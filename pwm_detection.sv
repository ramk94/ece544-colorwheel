==> flow/design.v <==
module pwm_detection(
input clk,
input rst,
input pwm_sig,
output reg [31:0] high_sig,
output reg [31:0] low_sig);
reg prev_pwm_sig;
reg [31:0] cntr;
always@(posedge clk)
begin
	if(!rst)              
	begin
			high_sig<=32'b0;
			low_sig<=32'b0;
			prev_pwm_sig<=1'b0;
			cntr<=32'b0;
	end
	else if(pwm_sig==1'b1)
	begin
		if(prev_pwm_sig == pwm_sig)       
		begin
			cntr<=cntr+1'b1;
		end
		else                              
		begin
			low_sig<=cntr;
			prev_pwm_sig<=1'b1;           
			cntr<=32'b0;                  
		end
	end
	else if(pwm_sig==1'b0)
	begin
		if(prev_pwm_sig==pwm_sig)		 
		begin
			cntr<=cntr+1'b1;
		end
		else                           
		begin
			high_sig<=cntr;
			prev_pwm_sig<=pwm_sig;    
			cntr<=32'b0;               
		end
	end
end
endmodule
# Tool chain data of pwm_detection
# The steps from the RTL of pwm_detection to its reports follow in flow order.
# Lines are those of the file above, counted from 1.
# The mark - stands for no value.
[inputs]
top_module = "pwm_detection"
clock_port = "clk"
lib = "sky130hd"
lib_corner = "tt_025C_1v80"

# Word-level counts
# Yosys after proc, flatten, opt, wreduce and memory -nomap, before mapping. Memory bits, and registers merged into a memory's read port (data or address), are not among the register bits. Print and check cells are not counted. Equal cells are merged and count once.
[word_totals]
ff_bits = 97
in_bits = 3
output_inout_bits = 64
wordCells = 14
[op_classes]
addsub = 1
eq_ne = 1
mux = 3
bitwise = 2
reduce_and_logical = 3
[op_table]
columns = ["op", "n"]
rows = [
  ["32-bit by 1-bit adder with 32-bit output with constant B", 1],
  ["2-bit AND reduction", 3],
  ["1-bit two-way mux", 3],
  ["1-bit inverter", 2],
  ["1-bit equality test", 1],
]

# Longest topological paths
# Depth = most cells in a row (Yosys ltp): at word level without a register or memory, in the mapped netlist without a sequential cell, where the memories' decode and read muxes count.
[depth]
word_depth = 3
abc_area = 0
mapped_depth = 7
depth_no_buf = 5

# After synthesis
# Source: synth_stat.txt of the flow (Yosys; design flattened, memories mapped). It holds for the ABC_AREA given above (unset counts as 0); a run with the other value may have another netlist.
# Totals and module areas in this step are rounded.
[synth_totals]
cells = 394
mapped_area_um2 = 3970
ffs = 97
buffers = 29
[types]
columns = ["cell_type", "n", "type_area_um2"]
rows = [
  ["sky130_fd_sc_hd__dfxtp_1", 97, 1.94E+03],
  ["sky130_fd_sc_hd__mux2i_1", 67, 670.643],
  ["sky130_fd_sc_hd__nor2b_1", 65, 406.64],
  ["sky130_fd_sc_hd__or4_1", 12, 90.086],
  ["sky130_fd_sc_hd__o31ai_1", 11, 82.579],
  ["sky130_fd_sc_hd__a21oi_1", 16, 80.077],
  ["sky130_fd_sc_hd__clkbuf_1", 20, 75.072],
  ["sky130_fd_sc_hd__nand4_1", 11, 68.816],
  ["sky130_fd_sc_hd__nand3_1", 12, 60.058],
  ["sky130_fd_sc_hd__xor2_1", 6, 52.55],
  ["sky130_fd_sc_hd__nand2_1", 13, 48.797],
  ["sky130_fd_sc_hd__nor2_1", 12, 45.043],
  ["sky130_fd_sc_hd__and4_1", 5, 43.792],
  ["sky130_fd_sc_hd__xnor2_1", 5, 43.792],
  ["sky130_fd_sc_hd__ha_1", 3, 37.536],
  ["sky130_fd_sc_hd__o21ai_0", 5, 25.024],
  ["sky130_fd_sc_hd__or3_1", 4, 25.024],
  ["sky130_fd_sc_hd__buf_2", 4, 20.019],
]
# Not listed: further types 11, cells in them 26.

# Path before layout
# Path of least setup slack by OpenSTA after synthesis, without wires, with an ideal clock, recovery checks aside; 20% of the period is set as input and as output delay. Where synthesis merged equal registers, the netlist keeps one of their names.
[synth_path]
path_type = "register to register"
startpoint = "register cntr[0]"
endpoint = "register cntr[24]"
period_ns = 2.57
setup_ns = 0.072
t_first_pin_ns = 0.000
t_arrival_ns = 1.850
path_slack_ns = 0.649
delay_ns = 1.922
driving_pins = 8
n_path_buf = 2
period_less_setup_slack_ns = 1.921
# "delay_ns" = arrival - input delay + setup time.
# "driving_pins" counts driving pins, that of a launching flip-flop among them; a cell with two outputs on the path counts twice.
# "period_less_setup_slack_ns" = period - worst setup slack (recovery checks aside). The figure is calculated, with input and output delays left at 20% of the set period.
# Between the ends stands the longest chain of elaborated cells between them, by number of cells; it is not shown to be the way that was timed. Of several equally long chains one is given.
# Each line given opens the expression or statement behind the cell; cells for indexed reads and writes are added by Yosys, which also makes memories of some case tables.
# At most two assigning lines are given for a register; there are more.
[synth_between]
path_cell_list = "sky130_fd_sc_hd__dfxtp_1 > sky130_fd_sc_hd__ha_1 > sky130_fd_sc_hd__and4_1 > sky130_fd_sc_hd__clkbuf_1 > sky130_fd_sc_hd__nand3_1 > sky130_fd_sc_hd__clkbuf_1 > sky130_fd_sc_hd__or4_1 > sky130_fd_sc_hd__a21oi_1"
elab_chain_len = 1
[synth_lines]
columns = ["item", "line", "rtl"]
rows = [
  ["from (decl)", 8, "reg [31:0] cntr;"],
  ["from (assign)", 22, "cntr<=cntr+1'b1;"],
  ["from (assign)", 35, "cntr<=cntr+1'b1;"],
  ["32-bit by 1-bit adder with 32-bit output", 35, ""],
  ["to (assign)", 22, ""],
  ["to (assign)", 35, ""],
  ["to (decl)", 8, ""],
]

# module pwm_detection, platform sky130hd, 2 stored runs of the flow under differing settings, order arbitrary. Input and output delays are each 20% of the period that was set; the output load is 0.01 pF.

[[run]]
name = "run 1"
[run.settings]
period_ns = 2.72
CORE_UTILIZATION = 69
SETUP_SLACK_MARGIN = 0.53
PLACE_DENSITY_LB_ADDON = 0.09
CORE_MARGIN = 10
CELL_PAD_IN_SITES_DETAIL_PLACEMENT = 2
TNS_END_PERCENT = 95
GPL_TIMING_DRIVEN = 1
GPL_ROUTABILITY_DRIVEN = 0
CTS_CLUSTER_SIZE = 98
CAP_MARGIN = 25
SLEW_MARGIN = 40
[run.results]
outcome = "stopped before the end: placement reported a tool error"

[[run]]
name = "run 2"
[run.settings]
period_ns = 2.1
CORE_UTILIZATION = 70
PLACE_DENSITY = 0.86
HOLD_SLACK_MARGIN = 0.02
CORE_ASPECT_RATIO = 1.04
CELL_PAD_IN_SITES_DETAIL_PLACEMENT = 2
GPL_TIMING_DRIVEN = 0
CAP_MARGIN = 20
CORE_MARGIN = 2
SLEW_MARGIN = 20
[run.results]
outcome = "stopped before the end: placement reported a tool error"
